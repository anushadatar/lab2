==> flow/design.v <==
module inputconditioner
(
input 	    clk,             
input	    noisysignal,     
output reg  conditioned,     
output reg  positiveedge,    
output reg  negativeedge     
);
    parameter counterwidth = 3;  
    parameter waittime = 3;      
    reg[counterwidth-1:0] counter = 0;
    reg synchronizer0 = 0;
    reg synchronizer1 = 0;
    always @(posedge clk ) begin
        if(conditioned == synchronizer1)
            counter <= 0;
        else begin
            if( counter == waittime) begin
                counter <= 0;
                conditioned <= synchronizer1;
            end
            else
                counter <= counter+1;
        end
        synchronizer0 <= noisysignal;
        synchronizer1 <= synchronizer0;
    end
    reg sig_delay;
    always @ (posedge clk) begin
        sig_delay <= conditioned;
        positiveedge <= ~sig_delay & conditioned;
        negativeedge <= sig_delay & ~conditioned;
    end
endmodule
module shiftregister
#(parameter width = 8)
(
input               clk,                 
input               peripheralClkEdge,   
input               parallelLoad,        
input  [width-1:0]  parallelDataIn,      
input               serialDataIn,        
output reg [width-1:0]  parallelDataOut,     
output reg          serialDataOut        
);
    reg [width-1:0]      shiftregistermem;
    always @(posedge clk) begin
          if (parallelLoad) begin
            shiftregistermem <= parallelDataIn; end
          else begin
            if (peripheralClkEdge) begin
              shiftregistermem[0] <= serialDataIn;
              shiftregistermem[1] <= shiftregistermem[0];
              shiftregistermem[2] <= shiftregistermem[1];
              shiftregistermem[3] <= shiftregistermem[2];
              shiftregistermem[4] <= shiftregistermem[3];
              shiftregistermem[5] <= shiftregistermem[4];
              shiftregistermem[6] <= shiftregistermem[5];
              shiftregistermem[7] <= shiftregistermem[6];
            end
          end
          serialDataOut <= shiftregistermem[7];
          parallelDataOut <= shiftregistermem;
    end
endmodule
module midpoint
#(parameter width = 8)
(
  input clk,
  input btn,
  input[1:0] switch,
  input[width-1:0] parallelDataIn,
  output[width-1:0] led
);
  wire bttn_neg, c_sw0;
  wire peripheralClkEdge;
  inputconditioner conditionerBttn(.clk(clk), .noisysignal(btn), .conditioned(), .positiveedge(), .negativeedge(bttn_neg));
  inputconditioner conditionerSw0(.clk(clk), .noisysignal(switch[0]), .conditioned(c_sw0), .positiveedge(), .negativeedge());
  inputconditioner conditionerSw1(.clk(clk), .noisysignal(switch[1]), .conditioned(), .positiveedge(peripheralClkEdge), .negativeedge());
  shiftregister #(width) dut(.clk(clk), .peripheralClkEdge(peripheralClkEdge), .parallelLoad(bttn_neg),  .parallelDataIn(parallelDataIn),
                         .serialDataIn(c_sw0), .parallelDataOut(led), .serialDataOut());
endmodule
**Tool chain data of midpoint**

What the tools print for midpoint, step after step.
Line numbers count from 1 in the design file above.
Cell names lack the library's common part.
The mark n/a stands for no value.

- Top module: midpoint
- Clock input: clk
- Cell library: sky130hd
- Timing corner: tt_025C_1v80

**After elaboration**

Counts by Yosys on the flattened word-level netlist (proc, flatten, opt, wreduce; memories kept). Register bits leave out memories and registers merged into their read ports (data or address). Print and check cells are left out. Cells with the same type and inputs are merged into one.

- Bits in registers: 38
- Latch bits: 0
- Memory bits (writable): 0
- ROM bits: 0
- Word width x clocked read ports: 0
- Memory cells: 0
- Bits of input ports: 12
- Output and inout port bits: 8
- Elaborated cells: 57

- Add/subtract/negate cells: 3
- Multipliers: 0
- Div/mod/pow operators: 0
- Order comparisons: 0
- Equal/unequal tests: 6
- Shifts and indexed selects: 0
- Multiplexer cells: 16
- Bitwise logic cells: 7
- Reductions and logical operators: 7

Operator list:

| operator | count |
|---|---|
| two-way mux 1 bit | 16 |
| adder 3 x 1 -> 3 bit with constant B | 3 |
| equality test 3 x 2 -> 1 bit with constant B | 3 |
| AND reduction 2 bit | 3 |
| OR reduction 2 bit | 3 |
| inverter 1 bit | 5 |
| equality test 1 bit | 3 |
| bitwise AND 1 bit | 2 |
| nonzero test 2 bit | 1 |

**Depth**

Depth = most cells in a row (Yosys ltp): at word level without a register or memory, in the mapped netlist without a sequential cell, where the memories' decode and read muxes count.

- Word-level depth: 3
- ABC_AREA: 0
- Gate-level depth with buffers: 3
- Gate-level depth less buffers: 3

**Synthesis result**

The flow's flattened synthesis, as Yosys stat reports it; memories are mapped. The netlist is that of the ABC_AREA named above (0 if unset); the other value can give another one.

Cells by type:

| type | count | area in all (µm²) |
|---|---|---|
| dfxtp_1 | 27 | 540.518 |
| edfxtp_1 | 11 | 330.317 |
| mux2_4 | 8 | 120.115 |
| ha_1 | 6 | 75.072 |
| xnor2_2 | 3 | 48.797 |
| nor3b_2 | 3 | 37.536 |
| nor3_1 | 6 | 30.029 |
| nor2b_1 | 4 | 25.024 |
| buf_6 | 1 | 11.261 |
| inv_1 | 3 | 11.261 |
| and2b_1 | 1 | 7.507 |
| or2_2 | 1 | 6.256 |

- Standard cells after synthesis: 74
- Mapped area: 0.0012437 mm²
- Sequential part of the area: 0.0008708 mm²
- Flip-flops: 38
- Buffer cells: 1

By module: a second synthesis without flattening, with its own total; a netlist apart from the flattened one above.

- Cells (unflattened synthesis): 84
- Area total of the unflattened synthesis: 0.0013563 mm²

Each row is one instance without its submodules.

Modules:

| module | times used | cells | area (mm²) | seq. area (mm²) |
|---|---|---|---|---|
| inputconditioner | 3 | 19 | 0.0002703 | 0.0001902 |
| shiftregister (width=8) | 1 | 27 | 0.0005455 | 0.0004004 |
| midpoint | 1 | 0 | 0 | 0 |

**Path before layout**

Source: OpenSTA report_checks on the synthesized netlist (no wires, ideal clock, input and output delay 20% of the period each), path of least setup slack; recovery checks are left aside. Register names are those of the netlist, which keeps one name where synthesis merged equal registers.

- Path kind: reg-to-reg
- Start: register conditionerBttn.counter[0]
- End: register conditionerBttn.conditioned
- Period: 1.88 ns
- Setup time: 0.300 ns
- Time at the first pin: 0.000 ns
- Arrival time: 0.784 ns
- Required time: 1.580 ns
- Path slack: 0.797 ns
- Path delay: 1.084 ns
- Stages on the path: 4
- Path buffers: 0
- Period reached after synthesis: 1.083 ns

"path delay" is the arrival time less input delay plus setup time.
"stages on the path" counts driving pins, that of a launching flip-flop among them; a cell with two outputs on the path counts twice.
"period reached after synthesis" is the clock period less the worst setup slack; recovery checks do not enter. This is arithmetic on one report: input and output delays are still those of the set period (20% each).
Between the ends stands the longest chain of elaborated cells between them, by number of cells; it is not shown to be the way that was timed. Of several equally long chains one is given.
A line is the first line of the expression or statement that the cell stems from. Yosys adds cells for indexed reads and writes and turns some case tables into memories.
At most two assigning lines are given for a register; there are more.

- Cell sequence: dfxtp_1 ha_1 ha_1 nor2b_1
- Length of the longest elaborated chain: 2
- Elaborated cells between the ends (all ways): 2
- RTL lines with such cells: 1
- Those cells by class: eq/ne (1); reduce/logical (1)

Ends and longest elaborated chain, post-synthesis:

| item | line | text |
|---|---|---|
| start, declared | 11 | `reg[counterwidth-1:0] counter = 0;` |
| start, assigned | 16 | `counter <= 0;` |
| start, assigned | 23 | `counter <= counter+1;` |
| equality test 3 x 2 -> 1 bit | 18 | `if( counter == waittime) begin` |
| AND reduction 2 bit | n/a |  |
| end, assigned | 20 | `conditioned <= synchronizer1;` |
| end, declared | 5 | `output reg  conditioned,` |

**Path in the finished layout**

Path of least setup slack in the final report of run 1 (OpenROAD, finished layout, wires in). Where an end is a register, its clock arrival counts in the times.

- Path kind: reg-to-output
- Start: register dut.parallelDataOut[1]
- End: output led[1]
- Period: 1.93 ns
- External output delay: 0.39 ns
- Time at the first pin: 0.34 ns
- Arrival time: 1.20 ns
- Required time: 1.54 ns
- Path slack: 0.35 ns
- Stages on the path: 2
- Path buffers: 1

- Cell sequence: dfxtp_1 clkdlybuf4s50_1
- Length of the longest elaborated chain: 0
- Elaborated cells between the ends (all ways): 0
- RTL lines with such cells: 0

Ends and longest elaborated chain, post-layout:

| item | line | text |
|---|---|---|
| start, declared | 43 | `output reg [width-1:0]  parallelDataOut,` |
| start, assigned | 63 | `parallelDataOut <= shiftregistermem;` |
| end, declared | 73 | `output[width-1:0] led` |

Hand-over note for midpoint

Top module midpoint; platform sky130hd; tools Yosys and OpenROAD; 2 stored runs in no particular order. Input and output delays are each 20% of the period that was set; the output load is 0.01 pF.
"achieved period" = clock period - worst setup slack. The figure is calculated, with input and output delays left at 20% of the set period.
"allowed time less slack (worst setup path)": the worst setup path's part of the clock period (all of it between registers, 20% less for each end at a port) less its slack. A launch clock that arrives late makes it longer, a capture clock that arrives late makes it shorter.
"total power after layout" rests on the timing tool's default activity at the inputs, not on a simulated workload.

### Run 1

==> flow/run.sh <==
#!/bin/bash
# the make line also repeats the synthesis and layout settings of config.mk as NAME=value (left out here)
make -C /OpenROAD-flow-scripts/flow DESIGN_CONFIG=/design/flow/config.mk WORK_HOME=/design/flow/orfs CLKGATE_MAP_FILE= finish
==> flow/config.mk <==
export PLATFORM = sky130hd
export DESIGN_NAME = midpoint
export DESIGN_NICKNAME = midpoint
export VERILOG_FILES = /design/flow/design.v
export SDC_FILE = /design/flow/constraint.sdc
export NUM_CORES = 4
export LEC_CHECK = 0
export CAP_MARGIN = 0
export CELL_PAD_IN_SITES_DETAIL_PLACEMENT = 1
export CELL_PAD_IN_SITES_GLOBAL_PLACEMENT = 2
export CORE_MARGIN = 2
export CORE_UTILIZATION = 44
export CTS_CLUSTER_DIAMETER = 189
export MAX_ROUTING_LAYER = met4
export MIN_ROUTING_LAYER = met2
export PLACE_DENSITY_LB_ADDON = 0.13
export SLEW_MARGIN = 20
export TNS_END_PERCENT = 90
==> flow/constraint.sdc <==
create_clock -name core_clock -period 1.93 [get_ports {clk}]
set_input_delay 0.3860 -clock core_clock [delete_from_list [all_inputs] [get_ports {clk}]]
set_output_delay 0.3860 -clock core_clock [all_outputs]
set_load 0.01 [all_outputs]

Results of run 1:
- Total power after layout: 1471 µW
- Sum of negative setup slack: 0.000 ns
- Smallest hold slack: 0.334 ns
- Chip area in the Yosys report: 0.0012437 mm²
- Achieved period: 1.585 ns
- Die outline area: 0.0032678 mm²
- Utilization of the finished layout: 56.1 %
- Standard-cell area after layout: 0.0015202 mm²
- Allowed time less slack (worst setup path): 1.20 ns
- Worst path kind: reg-to-output
- Setup slack of the worst path: 0.345 ns

### Run 2

==> flow/run.sh <==
#!/bin/bash
# the make line also repeats the synthesis and layout settings of config.mk as NAME=value (left out here)
make -C /OpenROAD-flow-scripts/flow DESIGN_CONFIG=/design/flow/config.mk WORK_HOME=/design/flow/orfs CLKGATE_MAP_FILE= finish
==> flow/config.mk <==
export PLATFORM = sky130hd
export DESIGN_NAME = midpoint
export DESIGN_NICKNAME = midpoint
export VERILOG_FILES = /design/flow/design.v
export SDC_FILE = /design/flow/constraint.sdc
export NUM_CORES = 4
export LEC_CHECK = 0
export CAP_MARGIN = 20
export CORE_MARGIN = 2
export CORE_UTILIZATION = 22
export SLEW_MARGIN = 20
==> flow/constraint.sdc <==
create_clock -name core_clock -period 1.3 [get_ports {clk}]
set_input_delay 0.2600 -clock core_clock [delete_from_list [all_inputs] [get_ports {clk}]]
set_output_delay 0.2600 -clock core_clock [all_outputs]
set_load 0.01 [all_outputs]

Results of run 2:
- Total power after layout: 2706 µW
- Sum of negative setup slack: 0.000 ns
- Smallest hold slack: 0.330 ns
- Chip area in the Yosys report: 0.0012437 mm²
- Achieved period: 1.166 ns
- Die outline area: 0.0062703 mm²
- Utilization of the finished layout: 30.2 %
- Standard-cell area after layout: 0.0016503 mm²
- Allowed time less slack (worst setup path): 1.17 ns
- Worst path kind: reg-to-reg
- Setup slack of the worst path: 0.134 ns

End of note.
