==> flow/design.v <==
module fsm(
    input      clk,
    input      sclk_pin,
    input      cs_pin,
    input      r_or_w,
    output reg addr_wr,
    output reg s_r,
    output reg dm_wr,
    output reg miso_en
);
  reg[3:0] counter = 4'd15;
  always @ (posedge clk) begin
    if (!cs_pin) begin
      if(sclk_pin)begin
        counter <= counter + 1;
        case(counter)
          4'd0: begin
            addr_wr <= 1'b1; s_r <= 1'b0; dm_wr <= 1'b0; miso_en <= 1'b0;
          end
          4'd6: begin
            addr_wr <= 1'b0;
            if(!r_or_w) begin
              s_r <= 1'b0; dm_wr <= 1'b1; miso_en <= 1'b0;
            end
            else begin
              s_r <= 1'b1; dm_wr <= 1'b0; miso_en <= 1'b1;
            end
          end
          4'd15: begin
            addr_wr <= 1'b0; s_r <= 1'b0; dm_wr <= 1'b0; miso_en <= 1'b0;
          end
          default: begin
            addr_wr <= addr_wr; s_r <= s_r; dm_wr <= dm_wr; miso_en <= miso_en;
          end
        endcase
      end
      if(counter==4'd7) begin
        if(s_r) s_r <= 0;
      end
    end
    if(cs_pin) begin
      counter <= 4'd15;
      addr_wr <= 1'b0; s_r <= 1'b0; dm_wr <= 1'b0; miso_en <= 1'b0;
    end
  end
endmodule
# From RTL to reports: fsm
# Tool output for the design above, in the order of the flow.
# Line numbers count from 1 in the design file above.
# Operators: Yosys type, input widths -> output width; for muxes data width and select width s.
design:
  top: "fsm"
  clk_port: "clk"
  cell_library: "sky130hd"
  lib_corner: "tt_025C_1v80"

# After elaboration
# Yosys after proc, flatten, opt, wreduce and memory -nomap, before mapping. Memory bits, and registers merged into a memory's read port (data or address), are not among the register bits. Print and check cells are not counted. Equal cells are merged and count once.
op_classes:
  addsub: 1
  n_eq: 3
  n_mux: 9
  n_reduce_logical: 7
op_table:
  columns: ["operator", "count"]
  rows:
  - ["$eq 4x3->1 const B", 2]
  - ["$pmux 1 s2", 4]
  - ["$mux 1", 5]
  - ["$reduce_and 2->1", 2]
  - ["$reduce_bool 2->1", 2]
  - ["$reduce_or 2->1", 2]
  - ["$add 4x1->4 const B", 1]
  - ["$eq 4x4->1 const B", 1]
  - ["$logic_not 4->1", 1]
word_totals:
  ff_bits: 8
  in_bits: 4

# Logic depth
# Depth = most cells in a row (Yosys ltp): at word level without a register or memory, in the mapped netlist without a sequential cell, where the memories' decode and read muxes count.
logic_depth:
  ltp_word: 6
  abc_area: 0
  mapped_depth: 5

# After synthesis
# Source: synth_stat.txt of the flow (Yosys; design flattened, memories mapped). It holds for the ABC_AREA given above (unset counts as 0); a run with the other value may have another netlist.
# The area totals of this step are shown rounded.
by_type:
  columns: ["cell", "count", "area_total_um2"]
  rows:
  - ["sky130_fd_sc_hd__dfxtp_1", 8, 160.154]
  - ["sky130_fd_sc_hd__ha_1", 3, 37.536]
  - ["sky130_fd_sc_hd__o211ai_1", 4, 30.029]
  - ["sky130_fd_sc_hd__buf_6", 2, 22.522]
  - ["sky130_fd_sc_hd__inv_1", 5, 18.768]
  - ["sky130_fd_sc_hd__nand2_1", 4, 15.014]
  - ["sky130_fd_sc_hd__a31oi_1", 2, 12.512]
  - ["sky130_fd_sc_hd__nand2b_1", 2, 12.512]
  - ["sky130_fd_sc_hd__nand4_1", 2, 12.512]
  - ["sky130_fd_sc_hd__nor2b_1", 2, 12.512]
  - ["sky130_fd_sc_hd__a21boi_2", 1, 11.261]
  - ["sky130_fd_sc_hd__or3b_4", 1, 11.261]
  - ["sky130_fd_sc_hd__a21oi_1", 2, 10.01]
  - ["sky130_fd_sc_hd__mux2i_1", 1, 10.01]
  - ["sky130_fd_sc_hd__o211a_1", 1, 10.01]
  - ["sky130_fd_sc_hd__a41oi_1", 1, 8.758]
  - ["sky130_fd_sc_hd__xnor2_1", 1, 8.758]
  - ["sky130_fd_sc_hd__xor2_1", 1, 8.758]
# Other cell types: 5; their cells: 5.
synth_totals:
  cells: 48
  mapped_area_um2: 445.4
  seqArea_um2: 160.2
  ff_cells: 8
  buffers: 2

# Path before layout
# Path of least setup slack by OpenSTA after synthesis, without wires, with an ideal clock, recovery checks aside; 20% of the period is set as input and as output delay. Where synthesis merged equal registers, the netlist keeps one of their names.
synth_timing:
  kind: "register to register"
  startpoint: "register counter[0]"
  endpoint: "register s_r"
  tclk_ps: 2220
  setup_time_ps: 125
  t_arrival_ps: 1089
  required_ps: 2095
  slack_ps: 1006
  delay_ps: 1214
  driving_pins: 6
  n_path_buf: 0
  period_less_setup_slack_ps: 1214
# "delay_ps" = arrival - input delay + setup time.
# "driving_pins" counts driving pins, that of a launching flip-flop among them; a cell with two outputs on the path counts twice.
# "period_less_setup_slack_ps" is the clock period less the worst setup slack; recovery checks do not enter. This is arithmetic on one report: input and output delays are still those of the set period (20% each).
# The rows between start and end are the longest chain of elaborated cells between them; the timing report does not say that the signal goes this way. Where chains are equally long, one stands for them.
# Each line given opens the expression or statement behind the cell; cells for indexed reads and writes are added by Yosys, which also makes memories of some case tables.
# At most two assigning lines are given for a register; there are more.
synth_via:
  cell_sequence: "sky130_fd_sc_hd__dfxtp_1 sky130_fd_sc_hd__inv_1 sky130_fd_sc_hd__ha_1 sky130_fd_sc_hd__or3b_4 sky130_fd_sc_hd__o211ai_1 sky130_fd_sc_hd__a31oi_1"
  elab_chain_cells: 6
  cells_between: 9
synth_rtl:
  columns: ["item", "line_no", "source"]
  rows:
  - ["start: declaration", 11, "reg[3:0] counter = 4'd15;"]
  - ["start: assignment", 15, "counter <= counter + 1;"]
  - ["start: assignment", 42, "counter <= 4'd15;"]
  - ["$eq 4x4->1", 16, "case(counter)"]
  - ["$reduce_or 2->1", null, null]
  - ["$pmux 1 s2", 16, null]
  - ["$mux 1", 14, "if(sclk_pin)begin"]
  - ["$mux 1", 38, "if(s_r) s_r <= 0;"]
  - ["$mux 1", 37, "if(counter==4'd7) begin"]
  - ["end: assignment", 33, "addr_wr <= addr_wr; s_r <= s_r; dm_wr <= dm_wr; miso_en <= miso_en;"]
  - ["end: assignment", 38, null]
  - ["end: declaration", 7, "output reg s_r,"]

# Path in the finished layout
# Path of least setup slack in the final report of run A (OpenROAD, finished layout, wires in). Where an end is a register, its clock arrival counts in the times.
# The report prints the path's times to 10 ps; the period is as set.
layout_timing:
  kind: "register to register"
  startpoint: "register counter[1]"
  endpoint: "register addr_wr"
  tclk_ps: 1250
  setup_time_ps: 50
  t_arrival_ps: 1470
  required_ps: 1450
  slack_ps: -20
  driving_pins: 6
  n_path_buf: 0
# The rows between start and end are the longest chain of elaborated cells between them; the timing report does not say that the signal goes this way. Where chains are equally long, one stands for them.
# At most two assigning lines are given for a register; there are more.
layout_via:
  cell_sequence: "sky130_fd_sc_hd__dfxtp_2 sky130_fd_sc_hd__inv_2 sky130_fd_sc_hd__ha_4 sky130_fd_sc_hd__or3b_4 sky130_fd_sc_hd__a21boi_2 sky130_fd_sc_hd__o211a_1"
  elab_chain_cells: 4
  cells_between: 7
layout_rtl:
  columns: ["item", "line_no", "source"]
  rows:
  - ["start: declaration", 11, "reg[3:0] counter = 4'd15;"]
  - ["start: assignment", 15, "counter <= counter + 1;"]
  - ["start: assignment", 42, "counter <= 4'd15;"]
  - ["$eq 4x4->1", 16, "case(counter)"]
  - ["$reduce_or 2->1", null, null]
  - ["$reduce_bool 2->1", null, null]
  - ["$reduce_and 2->1", null, null]
  - ["end: assignment", 18, "addr_wr <= 1'b1; s_r <= 1'b0; dm_wr <= 1'b0; miso_en <= 1'b0;"]
  - ["end: assignment", 33, "addr_wr <= addr_wr; s_r <= s_r; dm_wr <= dm_wr; miso_en <= miso_en;"]
  - ["end: declaration", 6, "output reg addr_wr,"]

# Measured data: module fsm, platform sky130hd, 2 stored runs of the flow under differing settings, order arbitrary. Input and output delays are each 20% of the period that was set; the output load is 0.01 pF.
# "period_reached_ps" is the run's clock period less its worst setup slack. It is reckoned from that one timing run; input and output delays stay at 20% of the period that was set.
# By "worst_setup_path_time_ps" is meant the share of the clock period that the worst setup path is allowed (20% is reserved at inputs, 20% at outputs), minus its slack. Clock arrival times at its registers enter into it.
# By "design_power_mw" is meant OpenSTA's value without simulated activity: inputs other than the clock are taken to toggle once in ten clock periods, and the tool carries that through the logic.
# "worst_setup_path_time_ps" is given in steps of 10 ps.
# The results are shown rounded.
runs:
  - name: "run A"
    settings:
      period_ns: 1.25
      SETUP_SLACK_MARGIN: 0.21
      CAP_MARGIN: 20
      CORE_MARGIN: 2
      CORE_UTILIZATION: 40
      SLEW_MARGIN: 20
    results:
      synth_area_um2: 445.4
      die_um2: 1397
      final_stdcell_area_um2: 661.9
      finalUtil_frac: 0.621
      timing.setup.ws_ps: -16
      timing.setup.tns_ps: -16
      final_hold_ws_ps: 500
      design_power_mw: 0.7175
      period_reached_ps: 1266
      worst_setup_path_time_ps: 1270
      worstPathKind: "register to register"
  - name: "run B"
    settings:
      period_ns: 1.23
      CORE_UTILIZATION: 17
      SETUP_SLACK_MARGIN: 0.19
      PLACE_DENSITY: 0.46
      CORE_ASPECT_RATIO: 0.64
      CELL_PAD_IN_SITES_GLOBAL_PLACEMENT: 1
      GPL_TIMING_DRIVEN: 1
      GPL_ROUTABILITY_DRIVEN: 0
      CTS_CLUSTER_SIZE: 88
      CTS_CLUSTER_DIAMETER: 344
      SLEW_MARGIN: 10
      MIN_ROUTING_LAYER: "met2"
      MAX_ROUTING_LAYER: "met5"
      CAP_MARGIN: 20
      CORE_MARGIN: 2
    results:
      synth_area_um2: 445.4
      die_um2: 3056
      final_stdcell_area_um2: 688.2
      finalUtil_frac: 0.285
      timing.setup.ws_ps: -34
      timing.setup.tns_ps: -78
      final_hold_ws_ps: 501
      design_power_mw: 0.8312
      period_reached_ps: 1264
      worst_setup_path_time_ps: 1260
      worstPathKind: "register to register"
